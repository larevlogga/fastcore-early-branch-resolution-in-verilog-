==> flow/design.v <==
module branch_predictor (
    input wire clk,
    input wire rst_n,
    input wire [31:0] pc,
    input wire predict_req,
    output reg prediction,
    output reg prediction_valid,
    input wire [31:0] update_pc,
    input wire update_valid,
    input wire update_taken,
    input wire update_correct
);
    reg [1:0] pht [0:255];
    reg [7:0] ghr;
    wire [7:0] pht_index = pc[9:2] ^ ghr;
    wire [7:0] update_index = update_pc[9:2] ^ ghr;
    integer i;
    always @(posedge clk or negedge rst_n) begin
        if (!rst_n) begin
            for (i = 0; i < 256; i = i + 1) pht[i] <= 2'b01;
            ghr <= 8'h0;
            prediction_valid <= 1'b0;
        end else begin
            if (predict_req) begin
                prediction <= pht[pht_index][1];
                prediction_valid <= 1'b1;
            end else begin
                prediction_valid <= 1'b0;
            end
            if (update_valid) begin
                if (update_taken) begin
                    if (pht[update_index] != 2'b11)
                        pht[update_index] <= pht[update_index] + 1;
                end else begin
                    if (pht[update_index] != 2'b00)
                        pht[update_index] <= pht[update_index] - 1;
                end
                ghr <= {ghr[6:0], update_taken};
            end
        end
    end
endmodule
-- From RTL to reports: branch_predictor
The steps from the RTL of branch_predictor to its reports follow in flow order.
Line numbers count from 1 in the design file above.
Library cell names are shortened.
The mark -- stands for no value.
- top module: branch_predictor
- clock: clk
- library: sky130hd
- library corner: tt_025C_1v80

-- Word level
Counts by Yosys on the flattened word-level netlist (proc, flatten, opt, wreduce). Print and check cells are left out. Cells with the same type and inputs are merged into one.
- add/sub/neg operators: 2
- reduce/logical cells at 261
- noted bitwise logic cells: 2
- equality and inequality tests: 512
- mux-type cells at 1293
- operator list (cell ; count):
    2-bit two-way mux ; 1290
    8-bit == test with constant B ; 256
    4-bit AND reduction ; 256
    8-bit by 7-bit == test with 1-bit output with constant B ; 128
    2-bit case mux with 256-bit select ; 2
    8-bit by 6-bit == test with 1-bit output with constant B ; 64
    8-bit by 5-bit == test with 1-bit output with constant B ; 32
    8-bit by 4-bit == test with 1-bit output with constant B ; 16
    8-bit by 3-bit == test with 1-bit output with constant B ; 8
    8-bit by 2-bit == test with 1-bit output with constant B ; 4
    8-bit by 1-bit == test with 1-bit output with constant B ; 2
    8-bit XOR ; 2
    8-bit logical NOT ; 2
    2-bit nonzero test ; 2
    2-bit by 1-bit adder with 2-bit output with constant B ; 1
    2-bit by 1-bit subtractor with 2-bit output with constant B ; 1
    2-bit by 1-bit inequality test with 1-bit output with constant B ; 1
    2-bit inequality test with constant B ; 1
    2-bit AND reduction ; 1
    1-bit two-way mux ; 1
- noted flip-flop bits (word level): 522
- noted bits of input ports: 70

-- Logic depth
Longest topological path by Yosys (ltp), each cell counted once; first at word level (registers and memories cut), then after technology mapping (sequential cells cut; the memories' decode and read muxes count).
- noted depth after elaboration: 13
- ABC_AREA: 0
- noted gate-level depth with buffers: 19

-- Netlist
Source: synth_stat.txt of the flow (Yosys; design flattened, memories mapped). It holds for the ABC_AREA given above (unset counts as 0); a run with the other value may have another netlist.
- cells by type (cell type ; count):
    dfstp_2 ; 256
    dfrtp_1 ; 265
    mux2_2 ; 320
    mux2_1 ; 201
    nor3_1 ; 272
    a22oi_1 ; 162
    nand3_1 ; 184
    nand4_1 ; 125
    clkbuf_1 ; 178
    nor4_1 ; 96
    nand2_1 ; 155
    nor2_1 ; 144
    a32oi_1 ; 55
    a21oi_1 ; 65
    o21ai_0 ; 57
    o22ai_1 ; 40
    a31oi_1 ; 37
    a22o_1 ; 26
Other cell types: 42; their cells: 288.
- mapped flip-flops: 522
- noted sequential part of the area: 13387.8 sq um
- cell count: 2926
- noted synthesis area: 29923.7 sq um

-- Worst setup path after synthesis
Source: OpenSTA report_checks on the synthesized netlist (no wires, ideal clock, input and output delay 20% of the period each), path of least setup slack; recovery checks are left aside. Register names are those of the netlist, which keeps one name where synthesis merged equal registers.
- path kind: in2reg
- from: input update_pc[2]
- to: register pht[190][1]
- launch time at the first pin: 1.084 ns
- noted path buffers: 4
- noted slack: 0.288 ns
- noted delay of the path: 4.048 ns
- data arrival time at 5.004 ns
- period at 5.42 ns
- library setup time: 0.128 ns
- noted driving pins on the path: 16
- external input delay at 1.084 ns
- period reached after synthesis: 5.132 ns
"delay of the path" is the arrival time less input delay plus setup time.
"driving pins on the path" counts driving pins, that of a launching flip-flop among them; a cell with two outputs on the path counts twice.
"period reached after synthesis" = period - worst setup slack (recovery checks aside). The figure is calculated, with input and output delays left at 20% of the set period.
The rows between start and end are the longest chain of elaborated cells between them; the timing report does not say that the signal goes this way. Where chains are equally long, one stands for them.
Each line given opens the expression or statement behind the cell; cells for indexed reads and writes are added by Yosys, which also makes memories of some case tables.
At most two assigning lines are given for a register; there are more.
- cells stage by stage: xnor2_1 -> buf_2 -> buf_2 -> mux2_1 -> a32oi_1 -> nor2_1 -> o31ai_1 -> or4b_2 -> nor4_1 -> nand4_1 -> or4_1 -> a22oi_2 -> buf_4 -> buf_2 -> nor3_1 -> mux2_1
- length of the longest elaborated chain: 13
- RTL lines, path post-synthesis (what ; RTL line ; RTL):
    from (decl) ; 8 ; input wire [31:0] update_pc,
    8-bit XOR ; 16 ; wire [7:0] update_index = update_pc[9:2] ^ ghr;
    8-bit == test ; 35 ; if (pht[update_index] != 2'b00)
    2-bit case mux with 256-bit select ; 35 ;
    2-bit two-way mux ; 31 ; if (update_taken) begin
    2-bit two-way mux ; 30 ; if (update_valid) begin
    2-bit nonzero test ; 35 ;
    2-bit two-way mux ; 35 ;
    2-bit two-way mux ; 31 ;
    2-bit two-way mux ; 30 ;
    2-bit by 1-bit subtractor with 2-bit output ; 36 ; pht[update_index] <= pht[update_index] - 1;
    2-bit two-way mux ; 36 ;
    2-bit two-way mux ; 35 ;
    2-bit two-way mux ; 31 ;
    to (assign) ; 33 ; pht[update_index] <= pht[update_index] + 1;
    to (assign) ; 36 ;
    to (decl) ; 13 ; reg [1:0] pht [0:255];

Record of 2 stored runs of the RTL-to-layout flow on branch_predictor, platform sky130hd. The runs are unordered. Constraints: input delay and output delay 20% of the set period each, output load 0.01 pF.

Record 1
Settings were period_ns = 5.31; CORE_UTILIZATION = 41; SETUP_SLACK_MARGIN = 0.81; CORE_ASPECT_RATIO = 1.25; CORE_MARGIN = 2; CELL_PAD_IN_SITES_GLOBAL_PLACEMENT = 2; GPL_TIMING_DRIVEN = 0; CTS_CLUSTER_DIAMETER = 386; MAX_ROUTING_LAYER = met4; CAP_MARGIN = 20; SLEW_MARGIN = 20
- not finished: routing ended with error GRT-0116

Record 2
Settings were period_ns = 8.56; CORE_UTILIZATION = 49; SETUP_SLACK_MARGIN = 0.38; PLACE_DENSITY_LB_ADDON = 0.22; CELL_PAD_IN_SITES_DETAIL_PLACEMENT = 1; ABC_AREA = 0; GPL_TIMING_DRIVEN = 0; CTS_CLUSTER_DIAMETER = 319; CAP_MARGIN = 10; SLEW_MARGIN = 35; MIN_ROUTING_LAYER = met2; MAX_ROUTING_LAYER = met4; CORE_MARGIN = 2
- not finished: routing ended with error GRT-0116
